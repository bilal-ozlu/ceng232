==> flow/design.v <==
`timescale 1ns / 1ps
module VBEncoder(input CLK,
			input [7:0] INT4,input [7:0] INT3, input [7:0] INT2, input [7:0] INT1,
            input START,
            output reg READY, 
			output reg [7:0] STREAM);
reg [31:0] G;
integer x=0, y=0, z3=0, z4=0, z5=0;
always @(posedge CLK) begin
		if(x==0 && y==0 && START==0) begin
		STREAM[7:0] = 8'b00000000;
		READY = 1;		
		end
		else if(x==0 && START==1) begin
		G[31:24]=INT4[7:0];
		G[23:16]=INT3[7:0];
		G[15:8]=INT2[7:0];
		G[7:0]=INT1[7:0];
		READY = 0;
		y=1;
		end
		else if(G>=128*128*128*128 && READY==0) begin
			STREAM[3:0] = INT4[7:4];
			STREAM[7:4] = 4'b0000;
			G = G - STREAM[3:0]*128*128*128*128;
			x=1;
			z5=1;
		end
		else if(G<128*128*128*128 && G>=128*128*128 && READY==0 || z5==1 && INT3[7:5]==3'b000 && INT4[3:0]==4'b0000 && READY==0) begin
			STREAM[2:0] = INT3[7:5];
			STREAM[6:3] = INT4[3:0];
			STREAM[7] = 0;
			G = G - STREAM[6:0]*128*128*128;
			x=1;
			z5=0;
			z4=1;	
		end
		else if(G<128*128*128 && G>=128*128 && READY==0 || z4==1 && INT2[7:6]==2'b00 && INT3[4:0]==5'b00000 && READY==0) begin
			STREAM[1:0] = INT2[7:6];
			STREAM[6:2] = INT3[4:0];
			STREAM[7] = 0;
			G = G - STREAM[6:0]*128*128;
			x=1;
			z4=0;
			z3=1;
		end
		else if(G<128*128 && G>=128 && READY==0 || z3==1 && INT1[7]==0 && INT2[5:0]==6'b000000 && READY==0) begin
			STREAM[0] = INT1[7];
			STREAM[6:1] = INT2[5:0];
			STREAM[7] = 0;
			G = G - STREAM[6:0]*128;
			x=1;
			z3=0;	
		end
		else if(G<128 && READY==0) begin
			STREAM[6:0] = INT1[6:0];
			STREAM[7] = 1;
			x=0;
			y=0;
		end		 
	end			
endmodule
=== From RTL to reports: VBEncoder ===
What the tools print for VBEncoder, step after step.
Lines are those of the file above, counted from 1.
Operators: Yosys type, input widths -> output width; for muxes data width and select width s.
Cell names lack the library's common part.
The mark -- stands for no value.

* Top module: VBEncoder
* Clock: CLK
* Standard-cell library: sky130hd
* Corner: tt_025C_1v80

=== After elaboration ===
Yosys after proc, flatten, opt, wreduce and memory -nomap, before mapping. Memory bits, and registers merged into a memory's read port (data or address), are not among the register bits. Print and check cells are not counted. Equal cells are merged and count once.

* $add $sub $neg: 4
* Magnitude comparators: 8
* Mux-type cells: 36
* Bitwise gates (word level): 7
* Reductions and logical operators: 44

{| class="wikitable"
|+ Operators by type and width
! operator !! count
|-
| $mux 32 || 9
|-
| $logic_not 32->1 || 2
|-
| $mux 7 || 7
|-
| $sub 32x14->32 || 1
|-
| $ge 32x15->1 const B || 1
|-
| $lt 32x15->1 const B || 1
|-
| $sub 32x21->32 || 1
|-
| $ge 32x22->1 const B || 1
|-
| $lt 32x22->1 const B || 1
|-
| $sub 32x28->32 || 1
|-
| $ge 32x29->1 const B || 1
|-
| $lt 32x29->1 const B || 1
|-
| $sub 32x32->32 || 1
|-
| $ge 32x8->1 const B || 1
|-
| $lt 32x8->1 const B || 1
|-
| $mux 8 || 4
|-
| $logic_and 1x1->1 || 20
|-
| $mux 4 || 3
|-
| $reduce_bool 5->1 || 2
|-
| $mux 1 || 9
|-
| $not 1->1 || 7
|-
| $reduce_bool 7->1 || 1
|-
| $reduce_and 2->1 || 3
|-
| $reduce_bool 2->1 || 3
|-
| $reduce_and 3->1 || 2
|-
| $logic_not 6->1 || 1
|-
| $mux 6 || 1
|-
| $logic_not 5->1 || 1
|}

Not listed: further kinds 10, cells in them 12.

* Register bits after elaboration: 77
* Bits of input ports: 34
* Elaborated cells: 108

=== Logic depth ===
Yosys ltp: most cells in a row. Word level: on the elaborated netlist, between registers, memories and ports. Mapped: between sequential cells and ports; inverters and the memories' decode and read muxes count.

* Depth after elaboration: 15
* ABC_AREA: 0
* Gate-level depth with buffers: 11

=== After synthesis ===
Yosys stat after the flow's synthesis: flattened, memories mapped to cells. It holds for the ABC_AREA given above (unset counts as 0); a run with the other value may have another netlist.

* Cell count: 442
* Mapped area: 3686.0 sq um
* Sequential part of the area: 1081.0 sq um
* Flip-flops: 39
* Buffers: 14

{| class="wikitable"
|+ Cell types
! cell !! count !! area in all (sq um)
|-
| edfxtp_1 || 30 || 900.864
|-
| ha_1 || 24 || 300.288
|-
| o21ai_0 || 45 || 225.216
|-
| dfxtp_1 || 9 || 180.173
|-
| a21oi_1 || 29 || 145.139
|-
| inv_1 || 37 || 138.883
|-
| nor2_1 || 35 || 131.376
|-
| nand2_1 || 34 || 127.622
|-
| xnor2_1 || 14 || 122.618
|-
| nor3_1 || 22 || 110.106
|-
| fa_1 || 4 || 80.077
|-
| xor2_1 || 8 || 70.067
|-
| nor4_4 || 3 || 63.811
|-
| o21a_1 || 8 || 60.058
|-
| mux2_2 || 5 || 56.304
|-
| o22ai_1 || 9 || 56.304
|-
| a211oi_1 || 7 || 52.55
|-
| mux2i_1 || 5 || 50.048
|}

Other cell types: 44; their cells: 114.

=== Timing after synthesis ===
Path of least setup slack by OpenSTA after synthesis, without wires, with an ideal clock, recovery checks aside; 20% of the period is set as input and as output delay. Where synthesis merged equal registers, the netlist keeps one of their names.

* Path type: input -> register
* Start point: input port INT2[7]
* End point: register G[27]
* Clock period: 4.5 ns
* Input delay: 0.900 ns
* Library setup time: 0.263 ns
* Launch time at the first pin: 0.900 ns
* Data arrival time: 2.784 ns
* Required time: 4.237 ns
* Slack: 1.453 ns
* Path delay: 2.147 ns
* Stages on the path: 9
* Path buffers: 0
* Synthesis period reached: 3.047 ns

"path delay" is the arrival time less input delay plus setup time.
"stages on the path": output pins that drive a net of the path, with the launching flip-flop's if there is one; two outputs of one cell count as two.
"synthesis period reached" = period - worst setup slack (recovery checks aside). The figure is calculated, with input and output delays left at 20% of the set period.
Between the ends stands the longest chain of elaborated cells between them, by number of cells; it is not shown to be the way that was timed. Of several equally long chains one is given.
Each line given opens the expression or statement behind the cell; cells for indexed reads and writes are added by Yosys, which also makes memories of some case tables.
A register here has more assigning lines than the two given.
Ways into the end's enable are left out, as the timed path ends at the data pin.

* Path through: inv_1 > ha_1 > nor2b_1 > o31a_1 > o221a_2 > or4_4 > a211o_1 > xor2_1 > o21ai_2
* Length of the longest elaborated chain: 9

{| class="wikitable"
|+ Ends and longest elaborated chain, post-synthesis
! element !! line !! text
|-
| start, declared || 3 || <nowiki>input [7:0] INT4,input [7:0] INT3, input [7:0] INT2, input [7:0] INT1,</nowiki>
|-
| $logic_not 2->1 || 38 || <nowiki>else if(G<128*128*128 && G>=128*128 && READY==0 || z4==1 && INT2[7:6]==2'b00 && INT3[4:0]==5'b00000 && READY== ...</nowiki>
|-
| $logic_and 1x1->1 x3 || 38 ||
|-
| $logic_or 1x1->1 || 38 ||
|-
| $mux 32 || 38 ||
|-
| $mux 32 || 29 || <nowiki>else if(G<128*128*128*128 && G>=128*128*128 && READY==0 || z5==1 && INT3[7:5]==3'b000 && INT4[3:0]==4'b0000 && ...</nowiki>
|-
| $mux 32 || 22 || <nowiki>else if(G>=128*128*128*128 && READY==0) begin</nowiki>
|-
| $mux 8 || 14 || <nowiki>else if(x==0 && START==1) begin</nowiki>
|-
| end, assigned || 15 || <nowiki>G[31:24]=INT4[7:0];</nowiki>
|-
| end, assigned || 25 || <nowiki>G = G - STREAM[3:0]*128*128*128*128;</nowiki>
|-
| end, declared || 7 || <nowiki>reg [31:0] G;</nowiki>
|}

=== Worst path after layout ===
Path of least setup slack in the final report of flow run A (OpenROAD, finished layout, wires in). Where an end is a register, its clock arrival counts in the times.

* Path type: input -> register
* Start point: input port INT3[2]
* End point: register G[27]
* Clock period: 3.04 ns
* Input delay: 0.61 ns
* Library setup time: 0.24 ns
* Launch time at the first pin: 0.61 ns
* Data arrival time: 3.05 ns
* Required time: 3.10 ns
* Slack: 0.05 ns
* Stages on the path: 9
* Path buffers: 1

Between the ends stands the longest chain of elaborated cells between them, by number of cells; it is not shown to be the way that was timed. Of several equally long chains one is given.
A register here has more assigning lines than the two given.
Ways into the end's enable are left out, as the timed path ends at the data pin.

* Path through: clkdlybuf4s50_1 > inv_2 > ha_4 > or3_1 > o221a_2 > or4_4 > a211o_1 > xor2_2 > o21ai_2
* Length of the longest elaborated chain: 8

{| class="wikitable"
|+ Ends and longest elaborated chain, after layout
! element !! line !! text
|-
| start, declared || 3 || <nowiki>input [7:0] INT4,input [7:0] INT3, input [7:0] INT2, input [7:0] INT1,</nowiki>
|-
| $logic_not 5->1 || 38 || <nowiki>else if(G<128*128*128 && G>=128*128 && READY==0 || z4==1 && INT2[7:6]==2'b00 && INT3[4:0]==5'b00000 && READY== ...</nowiki>
|-
| $logic_and 1x1->1 x2 || 38 ||
|-
| $logic_or 1x1->1 || 38 ||
|-
| $mux 32 || 38 ||
|-
| $mux 32 || 29 || <nowiki>else if(G<128*128*128*128 && G>=128*128*128 && READY==0 || z5==1 && INT3[7:5]==3'b000 && INT4[3:0]==4'b0000 && ...</nowiki>
|-
| $mux 32 || 22 || <nowiki>else if(G>=128*128*128*128 && READY==0) begin</nowiki>
|-
| $mux 8 || 14 || <nowiki>else if(x==0 && START==1) begin</nowiki>
|-
| end, assigned || 15 || <nowiki>G[31:24]=INT4[7:0];</nowiki>
|-
| end, assigned || 25 || <nowiki>G = G - STREAM[3:0]*128*128*128*128;</nowiki>
|-
| end, declared || 7 || <nowiki>reg [31:0] G;</nowiki>
|}

FLOW RESULTS
============

Flow measurements of VBEncoder on sky130hd: 2 stored runs with different settings, listed in no order. Input and output delays are each 20% of the period that was set; the output load is 0.01 pF.
"achieved clock period" = clock period - worst setup slack. The figure is calculated, with input and output delays left at 20% of the set period.
"worst setup path time" = time allowed to the worst setup path (clock period - input delay - output delay, where it has them) - its slack; a late launch clock adds to it, a late capture clock takes from it.
"power" is the tool's figure for a default switching activity; nothing was simulated.

Flow run A
==> flow/run.sh <==
#!/bin/bash
# the make line also repeats the synthesis and layout settings of config.mk as NAME=value (left out here)
make -C /OpenROAD-flow-scripts/flow DESIGN_CONFIG=/design/flow/config.mk WORK_HOME=/design/flow/orfs CLKGATE_MAP_FILE= finish
==> flow/config.mk <==
export PLATFORM = sky130hd
export DESIGN_NAME = VBEncoder
export DESIGN_NICKNAME = VBEncoder
export VERILOG_FILES = /design/flow/design.v
export SDC_FILE = /design/flow/constraint.sdc
export NUM_CORES = 4
export LEC_CHECK = 0
export CAP_MARGIN = 20
export CORE_MARGIN = 2
export CORE_UTILIZATION = 59
export SLEW_MARGIN = 20
==> flow/constraint.sdc <==
create_clock -name core_clock -period 3.04 [get_ports {CLK}]
set_input_delay 0.6080 -clock core_clock [delete_from_list [all_inputs] [get_ports {CLK}]]
set_output_delay 0.6080 -clock core_clock [all_outputs]
set_load 0.01 [all_outputs]

==> results of flow run A <==
chip area after synthesis (Yosys): 3686.0 sq um
die area: 6895.6 sq um
standard-cell area of the final layout: 4974.8 sq um
utilization: 83.0 %
worst setup slack after layout: 0.052 ns
total negative slack: 0.000 ns
worst hold slack: 0.522 ns
power: 5.045 mW
achieved clock period: 2.988 ns
worst setup path time: 2.38 ns
worst setup path kind: input -> register

Flow run B
==> flow/run.sh <==
#!/bin/bash
# the make line also repeats the synthesis and layout settings of config.mk as NAME=value (left out here)
make -C /OpenROAD-flow-scripts/flow DESIGN_CONFIG=/design/flow/config.mk WORK_HOME=/design/flow/orfs CLKGATE_MAP_FILE= finish
==> flow/config.mk <==
export PLATFORM = sky130hd
export DESIGN_NAME = VBEncoder
export DESIGN_NICKNAME = VBEncoder
export VERILOG_FILES = /design/flow/design.v
export SDC_FILE = /design/flow/constraint.sdc
export NUM_CORES = 4
export LEC_CHECK = 0
export ABC_AREA = 0
export CAP_MARGIN = 20
export CELL_PAD_IN_SITES_DETAIL_PLACEMENT = 0
export CORE_MARGIN = 8
export CORE_UTILIZATION = 33
export CTS_CLUSTER_SIZE = 98
export GPL_ROUTABILITY_DRIVEN = 1
export PLACE_DENSITY_LB_ADDON = 0.05
export SETUP_SLACK_MARGIN = 0.02
export SLEW_MARGIN = 20
==> flow/constraint.sdc <==
create_clock -name core_clock -period 5.15 [get_ports {CLK}]
set_input_delay 1.0300 -clock core_clock [delete_from_list [all_inputs] [get_ports {CLK}]]
set_output_delay 1.0300 -clock core_clock [all_outputs]
set_load 0.01 [all_outputs]

==> results of flow run B <==
chip area after synthesis (Yosys): 3686.0 sq um
die area: 14807.2 sq um
standard-cell area of the final layout: 4413.0 sq um
utilization: 40.5 %
worst setup slack after layout: 1.241 ns
total negative slack: 0.000 ns
worst hold slack: 0.520 ns
power: 2.657 mW
achieved clock period: 3.909 ns
worst setup path time: 2.88 ns
worst setup path kind: input -> register
