==> flow/design.v <==
`timescale 1ns / 1ps
module lab4_2(
			input[2:0] studentID,
			input[2:0] credit,
			input [1:0] mode,
			input  incTime,
			input CLK, 
			output reg [4:0]  stime,
			output reg  [2:0] idOutput,
			output reg endOfListWar,
			output reg  [3:0] studentCount,
			output reg  [6:0] totalCredits
	);
	reg [0:14]students[1:7];
	always @(posedge CLK) 
	begin
	if (incTime == 1)
	begin
		if(stime < 24)
		begin
		stime = stime +1;
		end
		if(stime == 24)
		begin
		stime = 0;
		end
		if (students[1][0:2] == 3'b001)
		begin
		students[1][10:14] = 5'b00000;
		end
		if (students[2][0:2] == 3'b010)
		begin
		students[2][10:14] = 5'b00000;
		end
		if (students[3][0:2] == 3'b011)
		begin
		students[3][10:14] = 5'b00000;
		end
		if (students[4][0:2] == 3'b100)
		begin
		students[4][10:14] = 5'b00000;
		end
		if (students[5][0:2] == 3'b101)
		begin
		students[5][10:14] = 5'b00000;
		end
		if (students[6][0:2] == 3'b110)
		begin
		students[6][10:14] = 5'b00000;
		end
		if (students[7][0:2] == 3'b111)
		begin
		students[7][10:14] = 5'b00000;
		end
	end
	else if (mode==0)
	begin
		if (students[studentID[2]*4 + studentID[1]*2 + studentID[0]][0:2] != studentID && studentID[2]*4 + studentID[1]*2 + studentID[0] != 0)
		begin
		students[studentID[2]*4 + studentID[1]*2 + studentID[0]][0:2] = studentID;
		students[studentID[2]*4 + studentID[1]*2 + studentID[0]][3:8] = 6'b000000;
		students[studentID[2]*4 + studentID[1]*2 + studentID[0]][9] = 0;
		students[studentID[2]*4 + studentID[1]*2 + studentID[0]][10:14] = 5'b00000;
		studentCount = studentCount + 1;
		end
		idOutput = 0;
		endOfListWar = 0;
		students[1][9] = 0;
		students[2][9] = 0;
		students[3][9] = 0;
		students[4][9] = 0;
		students[5][9] = 0;
		students[6][9] = 0;
		students[7][9] = 0;
	end
	else if (mode==1)
	begin
		if (students[studentID[2]*4 + studentID[1]*2 + studentID[0]][0:2] == studentID && students[studentID[2]*4 + studentID[1]*2 + studentID[0]][8] + students[studentID[2]*4 + studentID[1]*2 + studentID[0]][7]*2 + students[studentID[2]*4 + studentID[1]*2 + studentID[0]][6]*4 + students[studentID[2]*4 + studentID[1]*2 + studentID[0]][5]*8 + students[studentID[2]*4 + studentID[1]*2 + studentID[0]][4]*16 + students[studentID[2]*4 + studentID[1]*2 + studentID[0]][3]*32 > credit[2]*4 + credit[1]*2 + credit[0])
		begin
		students[studentID[2]*4 + studentID[1]*2 + studentID[0]][3:8] = students[studentID[2]*4 + studentID[1]*2 + studentID[0]][3:8] - credit;
		totalCredits = totalCredits - credit;
		students[studentID[2]*4 + studentID[1]*2 + studentID[0]][10:14] = students[studentID[2]*4 + studentID[1]*2 + studentID[0]][10:14] + credit;
		end
		idOutput = 0;
		endOfListWar = 0;
		students[1][9] = 0;
		students[2][9] = 0;
		students[3][9] = 0;
		students[4][9] = 0;
		students[5][9] = 0;
		students[6][9] = 0;
		students[7][9] = 0;
	end
	else if (mode==2)
	begin
		if (students[1][0:2] == 3'b001 && students[1][14] + students[1][13]*2 + students[1][12]*4 + students[1][11]*8 + students[1][10]*16 < 5)
		begin
		students[1][3:8] = students[1][3:8] + credit;
		totalCredits = totalCredits + credit;
		end
		if(students[1][14] + students[1][13]*2 + students[1][12]*4 + students[1][11]*8 + students[1][10]*16 > 4)
		begin
		students[1][10:14] = 5'b00000;
		end
		if (students[2][0:2] == 3'b010 && students[2][14] + students[2][13]*2 + students[2][12]*4 + students[2][11]*8 + students[2][10]*16 < 5)
		begin
		students[2][3:8] = students[2][3:8] + credit;
		totalCredits = totalCredits + credit;
		end
		if(students[2][14] + students[2][13]*2 + students[2][12]*4 + students[2][11]*8 + students[2][10]*16 > 4)
		begin
		students[2][10:14] = 5'b00000;
		end
		if (students[3][0:2] == 3'b011 && students[3][14] + students[3][13]*2 + students[3][12]*4 + students[3][11]*8 + students[3][10]*16 < 5)	
		begin
		students[3][3:8] = students[3][3:8] +  credit;
		totalCredits = totalCredits + credit;
		end
		if(students[3][14] + students[3][13]*2 + students[3][12]*4 + students[3][11]*8 + students[3][10]*16 > 4)
		begin
		students[3][10:14] = 5'b00000;
		end
		if (students[4][0:2] == 3'b100 && students[4][14] + students[4][13]*2 + students[4][12]*4 + students[4][11]*8 + students[4][10]*16 < 5)	
		begin
		students[4][3:8] = students[4][3:8] + credit;
		totalCredits = totalCredits + credit;
		end
		if(students[4][14] + students[4][13]*2 + students[4][12]*4 + students[4][11]*8 + students[4][10]*16 > 4)
		begin
		students[4][10:14] = 5'b00000;
		end
		if (students[5][0:2] == 3'b101 && students[5][14] + students[5][13]*2 + students[5][12]*4 + students[5][11]*8 + students[5][10]*16 < 5)	
		begin
		students[5][3:8] = students[5][3:8] + credit;
		totalCredits = totalCredits + credit;
		end
		if(students[5][14] + students[5][13]*2 + students[5][12]*4 + students[5][11]*8 + students[5][10]*16 > 4)
		begin
		students[5][10:14] = 5'b00000;
		end
		if (students[6][0:2] == 3'b110 && students[6][14] + students[6][13]*2 + students[6][12]*4 + students[6][11]*8 + students[6][10]*16 < 5)	
		begin
		students[6][3:8] = students[6][3:8] + credit;
		totalCredits = totalCredits + credit;
		end
		if(students[6][14] + students[6][13]*2 + students[6][12]*4 + students[6][11]*8 + students[6][10]*16 > 4)
		begin
		students[6][10:14] = 5'b00000;
		end
		if (students[7][0:2] == 3'b111 && students[7][14] + students[7][13]*2 + students[7][12]*4 + students[7][11]*8 + students[7][10]*16 < 5)	
		begin
		students[7][3:8] = students[7][3:8] + credit;
		totalCredits = totalCredits + credit;
		end
		if(students[7][14] + students[7][13]*2 + students[7][12]*4 + students[7][11]*8 + students[7][10]*16 > 4)
		begin
		students[7][10:14] = 5'b00000;
		end
		idOutput = 0;
		endOfListWar = 0;
		students[1][9] = 0;
		students[2][9] = 0;
		students[3][9] = 0;
		students[4][9] = 0;
		students[5][9] = 0;
		students[6][9] = 0;
		students[7][9] = 0;
	end
	else if (mode==3)
	begin
		if (((students[1][8] + students[1][7]*2 + students[1][6]*4 + students[1][5]*8 + students[1][4]*16 + students[1][3]*32) < (credit[2]*4 + credit[1]*2 + credit[0])) && (students[1][0:2] == 3'b001) && students[1][9] == 0)
		begin
		idOutput[2:0] = students[1][0:2];
		students[1][9] = 1;
		end
		else if (((students[2][8] + students[2][7]*2 + students[2][6]*4 + students[2][5]*8 + students[2][4]*16 + students[2][3]*32) < (credit[2]*4 + credit[1]*2 + credit[0])) && (students[2][0:2] == 3'b010) && students[2][9] == 0)
		begin
		idOutput[2:0] = students[2][0:2];
		students[2][9] = 1;
		end
		else if (((students[3][8] + students[3][7]*2 + students[3][6]*4 + students[3][5]*8 + students[3][4]*16 + students[3][3]*32) < (credit[2]*4 + credit[1]*2 + credit[0])) && (students[3][0:2] == 3'b011) && students[3][9] == 0)
		begin
		idOutput[2:0] = students[3][0:2];
		students[3][9] = 1;
		end
		else if (((students[4][8] + students[4][7]*2 + students[4][6]*4 + students[4][5]*8 + students[4][4]*16 + students[4][3]*32) < (credit[2]*4 + credit[1]*2 + credit[0])) && (students[4][0:2] == 3'b100) && students[4][9] == 0)
		begin
		idOutput[2:0] = students[4][0:2];
		students[4][9] = 1;
		end
		else if (((students[5][8] + students[5][7]*2 + students[5][6]*4 + students[5][5]*8 + students[5][4]*16 + students[5][3]*32) < (credit[2]*4 + credit[1]*2 + credit[0])) && (students[5][0:2] == 3'b101) && students[5][9] == 0)
		begin
		idOutput[2:0] = students[5][0:2];
		students[5][9] = 1;
		end
		else if (((students[6][8] + students[6][7]*2 + students[6][6]*4 + students[6][5]*8 + students[6][4]*16 + students[6][3]*32) < (credit[2]*4 + credit[1]*2 + credit[0])) && (students[6][0:2] == 3'b110) && students[6][9] == 0)
		begin
		idOutput[2:0] = students[6][0:2];
		students[6][9] = 1;
		end
		else if (((students[7][8] + students[7][7]*2 + students[7][6]*4 + students[7][5]*8 + students[7][4]*16 + students[7][3]*32) < (credit[2]*4 + credit[1]*2 + credit[0])) && (students[7][0:2] == 3'b111) && students[7][9] == 0)
		begin
		idOutput[2:0] = students[7][0:2];
		students[7][9] = 1;
		end
		else
		begin
		idOutput = 0;
		endOfListWar = 1;
		end
	end
	end
endmodule
# Step by step through the tools: lab4_2
# What the tools print for lab4_2, step after step.
# Lines are those of the file above, counted from 1.
# Cell names lack the library's common part.
# A cell with -- has no value.
dict set report inputs {
  design {lab4_2}
  clock_port {CLK}
  library {sky130hd}
  lib_corner {tt_025C_1v80}
}

# Word level
# Source: Yosys, flattened and elaborated. Widths are those after wreduce. Registers that Yosys merges into a memory's read port (data or address) are not register bits. Print and check cells do not count.
dict set report word_totals {
  output_inout_bits 20
  reg_bits 139
  wordCells 550
  input_bits 10
}
dict set report op_classes {
  equal 55
  n_cmp 23
  reduce_and_logical 80
  logic 17
  add_sub_neg 91
  muxes 248
}
# op n
set op_table {}
lappend op_table {{5-bit two-way mux} 78}
lappend op_table {{6-bit two-way mux} 54}
lappend op_table {{7-bit two-way mux} 34}
lappend op_table {{32-bit by 3-bit < comparator with 1-bit output with constant B} 7}
lappend op_table {{7-bit by 32-bit < comparator with 1-bit output} 6}
lappend op_table {{15-bit parallel mux with 8-bit select} 1}
lappend op_table {{6-bit parallel mux with 2-bit select} 8}
lappend op_table {{5-bit by 5-bit adder with 6-bit output} 15}
lappend op_table {{4-bit by 4-bit adder with 5-bit output} 15}
lappend op_table {{9-bit parallel mux with 8-bit select} 1}
lappend op_table {{9-bit two-way mux} 7}
lappend op_table {{3-bit by 3-bit adder with 4-bit output} 15}
lappend op_table {{15-bit two-way mux} 4}
lappend op_table {{6-bit by 6-bit adder with 7-bit output} 8}
lappend op_table {{7-bit OR reduction} 8}
lappend op_table {{3-bit two-way mux} 18}
lappend op_table {{7-bit by 3-bit adder with 7-bit output} 7}
lappend op_table {{7-bit AND reduction} 7}
lappend op_table {{6-bit AND reduction} 8}
lappend op_table {{1-bit by 2-bit adder with 3-bit output} 15}
lappend op_table {{1-bit two-way mux} 43}
lappend op_table {{3-bit != test with constant B} 14}
lappend op_table {{6-bit by 3-bit adder with 6-bit output} 7}
lappend op_table {{6-bit by 3-bit greater-than comparator with 1-bit output with constant B} 7}
lappend op_table {{4-bit AND reduction} 9}
lappend op_table {{32-bit nonzero test} 1}
lappend op_table {{4-bit nonzero test} 8}
lappend op_table {{7-bit by 32-bit greater-than comparator with 1-bit output} 1}
# Not listed: further kinds 30, cells in them 108.

# Logic depth
# Yosys ltp: most cells in a row. Word level: on the elaborated netlist, between registers, memories and ports. Mapped: between sequential cells and ports; inverters and the memories' decode and read muxes count.
dict set report depth {
  ltp_word 45
  abc_area 0
  mapped_depth 32
  ltp_nobuf 31
}

# Netlist
# Source: synth_stat.txt of the flow (Yosys; design flattened, memories mapped). It holds for the ABC_AREA given above (unset counts as 0); a run with the other value may have another netlist.
# The area totals of this step are shown rounded.
# cell_type n type_area_um2
set types {}
lappend types {edfxtp_1 136 4.08E+03}
lappend types {ha_1 82 1.03E+03}
lappend types {nor2_1 164 615.59}
lappend types {a21oi_1 91 455.437}
lappend types {nand2_1 97 364.099}
lappend types {fa_1 17 340.326}
lappend types {o21ai_0 56 280.269}
lappend types {a221oi_1 28 245.235}
lappend types {inv_1 61 228.97}
lappend types {xnor2_1 26 227.718}
lappend types {mux2_2 18 202.694}
lappend types {a211oi_1 25 187.68}
lappend types {xor2_1 21 183.926}
lappend types {mux2i_1 16 160.154}
lappend types {nor3_1 31 155.149}
lappend types {nor4_1 22 137.632}
lappend types {a21o_1 16 120.115}
lappend types {nand3_1 24 120.115}
# Other cell types: 67; their cells: 225.
dict set report synth_totals {
  area_um2 10800
  seqArea_um2 4080
  buffers 53
  cells 1156
  ffs 136
}

# Path before layout
# OpenSTA on the mapped netlist: ideal clock, no wires. The path of least setup slack (recovery checks aside). Input and output delay are each 20% of the period. Register names are those of the netlist, which keeps one name where synthesis merged equal registers.
dict set report synth_timing {
  path_kind {input-to-reg}
  startpoint {input credit[0]}
  endpoint {register totalCredits[6]}
  required_time_ps 13334
  setup_time_ps 266
  slack_ps 4320
  t_first_pin_ps 2720
  n_path_buf 0
  tclk_ps 13600
  delay_ps 6559
  in_delay_ps 2720
  t_arrival_ps 9013
  path_stages 28
  synth_period_reached_ps 9280
}
# "delay_ps" = arrival - input delay + setup time.
# "path_stages" counts driving pins, that of a launching flip-flop among them; a cell with two outputs on the path counts twice.
# "synth_period_reached_ps" = period - worst setup slack (recovery checks aside). The figure is calculated, with input and output delays left at 20% of the set period.
# The rows between start and end are the longest chain of elaborated cells between them; the timing report does not say that the signal goes this way. Where chains are equally long, one stands for them.
# A line is the first line of the expression or statement that the cell stems from. Yosys adds cells for indexed reads and writes and turns some case tables into memories.
# At most two assigning lines are given for a register; there are more.
# Ways into the end's enable are left out, as the timed path ends at the data pin.
dict set report synth_via {
  path_cell_list {ha_1 -> fa_1 -> mux2_2 -> fa_1 -> nor2_1 -> nor2_1 -> fa_1 -> nand2_1 -> o31ai_1 -> fa_1 -> mux2_2 -> fa_1 -> xor2_1 -> mux2_2 -> ha_1 -> xnor2_1 -> mux2_2 -> ha_1 -> a21o_1 -> nand2_1 -> nor3_1 -> nand2_1 -> o2111a_1 -> a2111o_1 -> nand4b_1 -> nand2_1 -> mux2i_1 -> nand4b_1}
  elab_chain_cells 40
  cells_between 45
  cone_classes {add/sub (9); compare (1); mux (34); reduce/logical (1)}
}
# element line_no
set synth_rtl {}
lappend synth_rtl {{from (decl)} 4} ;# input[2:0] credit,
lappend synth_rtl {{7-bit by 3-bit adder with 7-bit output} 99} ;# totalCredits = totalCredits + credit;
lappend synth_rtl {{7-bit two-way mux} 96} ;# if (students[1][0:2] == 3'b001 && students[1][14] + students[1][13]*2 + students[1][12]*4 + students[1][11]*8 ...
lappend synth_rtl {{7-bit two-way mux} 94} ;# else if (mode==2)
lappend synth_rtl {{7-bit two-way mux} 76} ;# else if (mode==1)
lappend synth_rtl {{7-bit two-way mux} 56} ;# else if (mode==0)
lappend synth_rtl {{7-bit two-way mux} 17} ;# if (incTime == 1)
lappend synth_rtl {{7-bit by 3-bit adder with 7-bit output} 108} ;# totalCredits = totalCredits + credit;
lappend synth_rtl {{(+26 left out)} --}
lappend synth_rtl {{7-bit two-way mux} 76}
lappend synth_rtl {{7-bit two-way mux} 56}
lappend synth_rtl {{7-bit two-way mux} 17}
lappend synth_rtl {{7-bit by 3-bit adder with 7-bit output} 153} ;# totalCredits = totalCredits + credit;
lappend synth_rtl {{7-bit two-way mux} 150} ;# if (students[7][0:2] == 3'b111 && students[7][14] + students[7][13]*2 + students[7][12]*4 + students[7][11]*8 ...
lappend synth_rtl {{7-bit two-way mux} 94}
lappend synth_rtl {{7-bit two-way mux} 76}
lappend synth_rtl {{to (assign)} 81} ;# totalCredits = totalCredits - credit;
lappend synth_rtl {{to (assign)} 99}
lappend synth_rtl {{to (decl)} 12} ;# output reg [6:0] totalCredits

# Worst path after layout
# Path of least setup slack in the final report of record 1 (OpenROAD, finished layout, wires in). Where an end is a register, its clock arrival counts in the times.
# The path's times are printed in steps of 10 ps; the period is the one set.
dict set report layout_timing {
  path_kind {input-to-reg}
  startpoint {input credit[0]}
  endpoint {register totalCredits[6]}
  required_time_ps 10470
  setup_time_ps 260
  tclk_ps 10300
  path_stages 29
  in_delay_ps 2060
  t_first_pin_ps 2060
  t_arrival_ps 8340
  slack_ps 2130
  n_path_buf 1
}
# The rows between start and end are the longest chain of elaborated cells between them; the timing report does not say that the signal goes this way. Where chains are equally long, one stands for them.
# At most two assigning lines are given for a register; there are more.
# Ways into the end's enable are left out, as the timed path ends at the data pin.
dict set report layout_via {
  path_cell_list {buf_12 -> ha_4 -> fa_1 -> mux2_4 -> fa_2 -> nor2_4 -> nor2_4 -> fa_1 -> nand2_2 -> o31ai_4 -> fa_2 -> mux2_4 -> fa_2 -> xor2_1 -> mux2_4 -> ha_4 -> xnor2_1 -> mux2_4 -> ha_4 -> a21o_1 -> nand2_2 -> nor3_2 -> nand2_1 -> o2111a_1 -> a2111o_1 -> nand4b_1 -> nand2_2 -> mux2i_1 -> nand4b_1}
  elab_chain_cells 40
  cells_between 45
  cone_classes {add/sub (9); compare (1); mux (34); reduce/logical (1)}
}
# element line_no
set layout_rtl {}
lappend layout_rtl {{from (decl)} 4} ;# input[2:0] credit,
lappend layout_rtl {{7-bit by 3-bit adder with 7-bit output} 99} ;# totalCredits = totalCredits + credit;
lappend layout_rtl {{7-bit two-way mux} 96} ;# if (students[1][0:2] == 3'b001 && students[1][14] + students[1][13]*2 + students[1][12]*4 + students[1][11]*8 ...
lappend layout_rtl {{7-bit two-way mux} 94} ;# else if (mode==2)
lappend layout_rtl {{7-bit two-way mux} 76} ;# else if (mode==1)
lappend layout_rtl {{7-bit two-way mux} 56} ;# else if (mode==0)
lappend layout_rtl {{7-bit two-way mux} 17} ;# if (incTime == 1)
lappend layout_rtl {{7-bit by 3-bit adder with 7-bit output} 108} ;# totalCredits = totalCredits + credit;
lappend layout_rtl {{(+26 left out)} --}
lappend layout_rtl {{7-bit two-way mux} 76}
lappend layout_rtl {{7-bit two-way mux} 56}
lappend layout_rtl {{7-bit two-way mux} 17}
lappend layout_rtl {{7-bit by 3-bit adder with 7-bit output} 153} ;# totalCredits = totalCredits + credit;
lappend layout_rtl {{7-bit two-way mux} 150} ;# if (students[7][0:2] == 3'b111 && students[7][14] + students[7][13]*2 + students[7][12]*4 + students[7][11]*8 ...
lappend layout_rtl {{7-bit two-way mux} 94}
lappend layout_rtl {{7-bit two-way mux} 76}
lappend layout_rtl {{to (assign)} 81} ;# totalCredits = totalCredits - credit;
lappend layout_rtl {{to (assign)} 99}
lappend layout_rtl {{to (decl)} 12} ;# output reg [6:0] totalCredits

Add stored flow runs of lab4_2

Record of 2 stored runs of the RTL-to-layout flow on lab4_2, platform sky130hd. The runs are unordered. Constraints: input delay and output delay 20% of the set period each, output load 0.01 pF.
"period_less_ws_ps" means the clock period less the worst setup slack. The figure is calculated, with input and output delays left at 20% of the set period.
"worst_setup_path_time_ps" means the part of the period allowed to the worst setup path (the constraints hold back 20% at inputs and 20% at outputs) less its slack; where the path has registers, the arrival times of their clocks count too.
"worst_setup_path_time_ps" is known to 10 ps.
The results are shown rounded.

[flow] record 1: files
==> flow/run.sh <==
#!/bin/bash
# the make line also repeats the synthesis and layout settings of config.mk as NAME=value (left out here)
make -C /OpenROAD-flow-scripts/flow DESIGN_CONFIG=/design/flow/config.mk WORK_HOME=/design/flow/orfs CLKGATE_MAP_FILE= finish
==> flow/config.mk <==
export PLATFORM = sky130hd
export DESIGN_NAME = lab4_2
export DESIGN_NICKNAME = lab4_2
export VERILOG_FILES = /design/flow/design.v
export SDC_FILE = /design/flow/constraint.sdc
export NUM_CORES = 4
export LEC_CHECK = 0
export ABC_AREA = 0
export CAP_MARGIN = 30
export CELL_PAD_IN_SITES_DETAIL_PLACEMENT = 0
export CELL_PAD_IN_SITES_GLOBAL_PLACEMENT = 2
export CORE_MARGIN = 2
export CORE_UTILIZATION = 19
export CTS_CLUSTER_SIZE = 85
export GPL_ROUTABILITY_DRIVEN = 0
export MAX_ROUTING_LAYER = met4
export PLACE_DENSITY = 0.75
export SETUP_SLACK_MARGIN = 2.84
export SLEW_MARGIN = 40
export TNS_END_PERCENT = 65
==> flow/constraint.sdc <==
create_clock -name core_clock -period 10.3 [get_ports {CLK}]
set_input_delay 2.0600 -clock core_clock [delete_from_list [all_inputs] [get_ports {CLK}]]
set_output_delay 2.0600 -clock core_clock [all_outputs]
set_load 0.01 [all_outputs]

[flow] record 1: metrics
[metrics] yosys_chip_area_um2 = 10800
[metrics] final_die_area_um2 = 58700
[metrics] layout_stdcell_area_um2 = 13000
[metrics] final_util_pct = 23.0
[metrics] timing.setup.ws_ps = 2130
[metrics] total_negative_slack_ps = 0
[metrics] period_less_ws_ps = 8171
[metrics] worst_setup_path_time_ps = 6110
[metrics] path_kind = input-to-reg

[flow] record 2: files
==> flow/run.sh <==
#!/bin/bash
# the make line also repeats the synthesis and layout settings of config.mk as NAME=value (left out here)
make -C /OpenROAD-flow-scripts/flow DESIGN_CONFIG=/design/flow/config.mk WORK_HOME=/design/flow/orfs CLKGATE_MAP_FILE= finish
==> flow/config.mk <==
export PLATFORM = sky130hd
export DESIGN_NAME = lab4_2
export DESIGN_NICKNAME = lab4_2
export VERILOG_FILES = /design/flow/design.v
export SDC_FILE = /design/flow/constraint.sdc
export NUM_CORES = 4
export LEC_CHECK = 0
export CAP_MARGIN = 20
export CELL_PAD_IN_SITES_DETAIL_PLACEMENT = 2
export CORE_MARGIN = 5
export CORE_UTILIZATION = 61
export GPL_ROUTABILITY_DRIVEN = 1
export PLACE_DENSITY_LB_ADDON = 0.17
export SLEW_MARGIN = 20
export TNS_END_PERCENT = 5
==> flow/constraint.sdc <==
create_clock -name core_clock -period 6.38 [get_ports {CLK}]
set_input_delay 1.2760 -clock core_clock [delete_from_list [all_inputs] [get_ports {CLK}]]
set_output_delay 1.2760 -clock core_clock [all_outputs]
set_load 0.01 [all_outputs]

[flow] record 2: no final report: placement broke off with DPL-0033
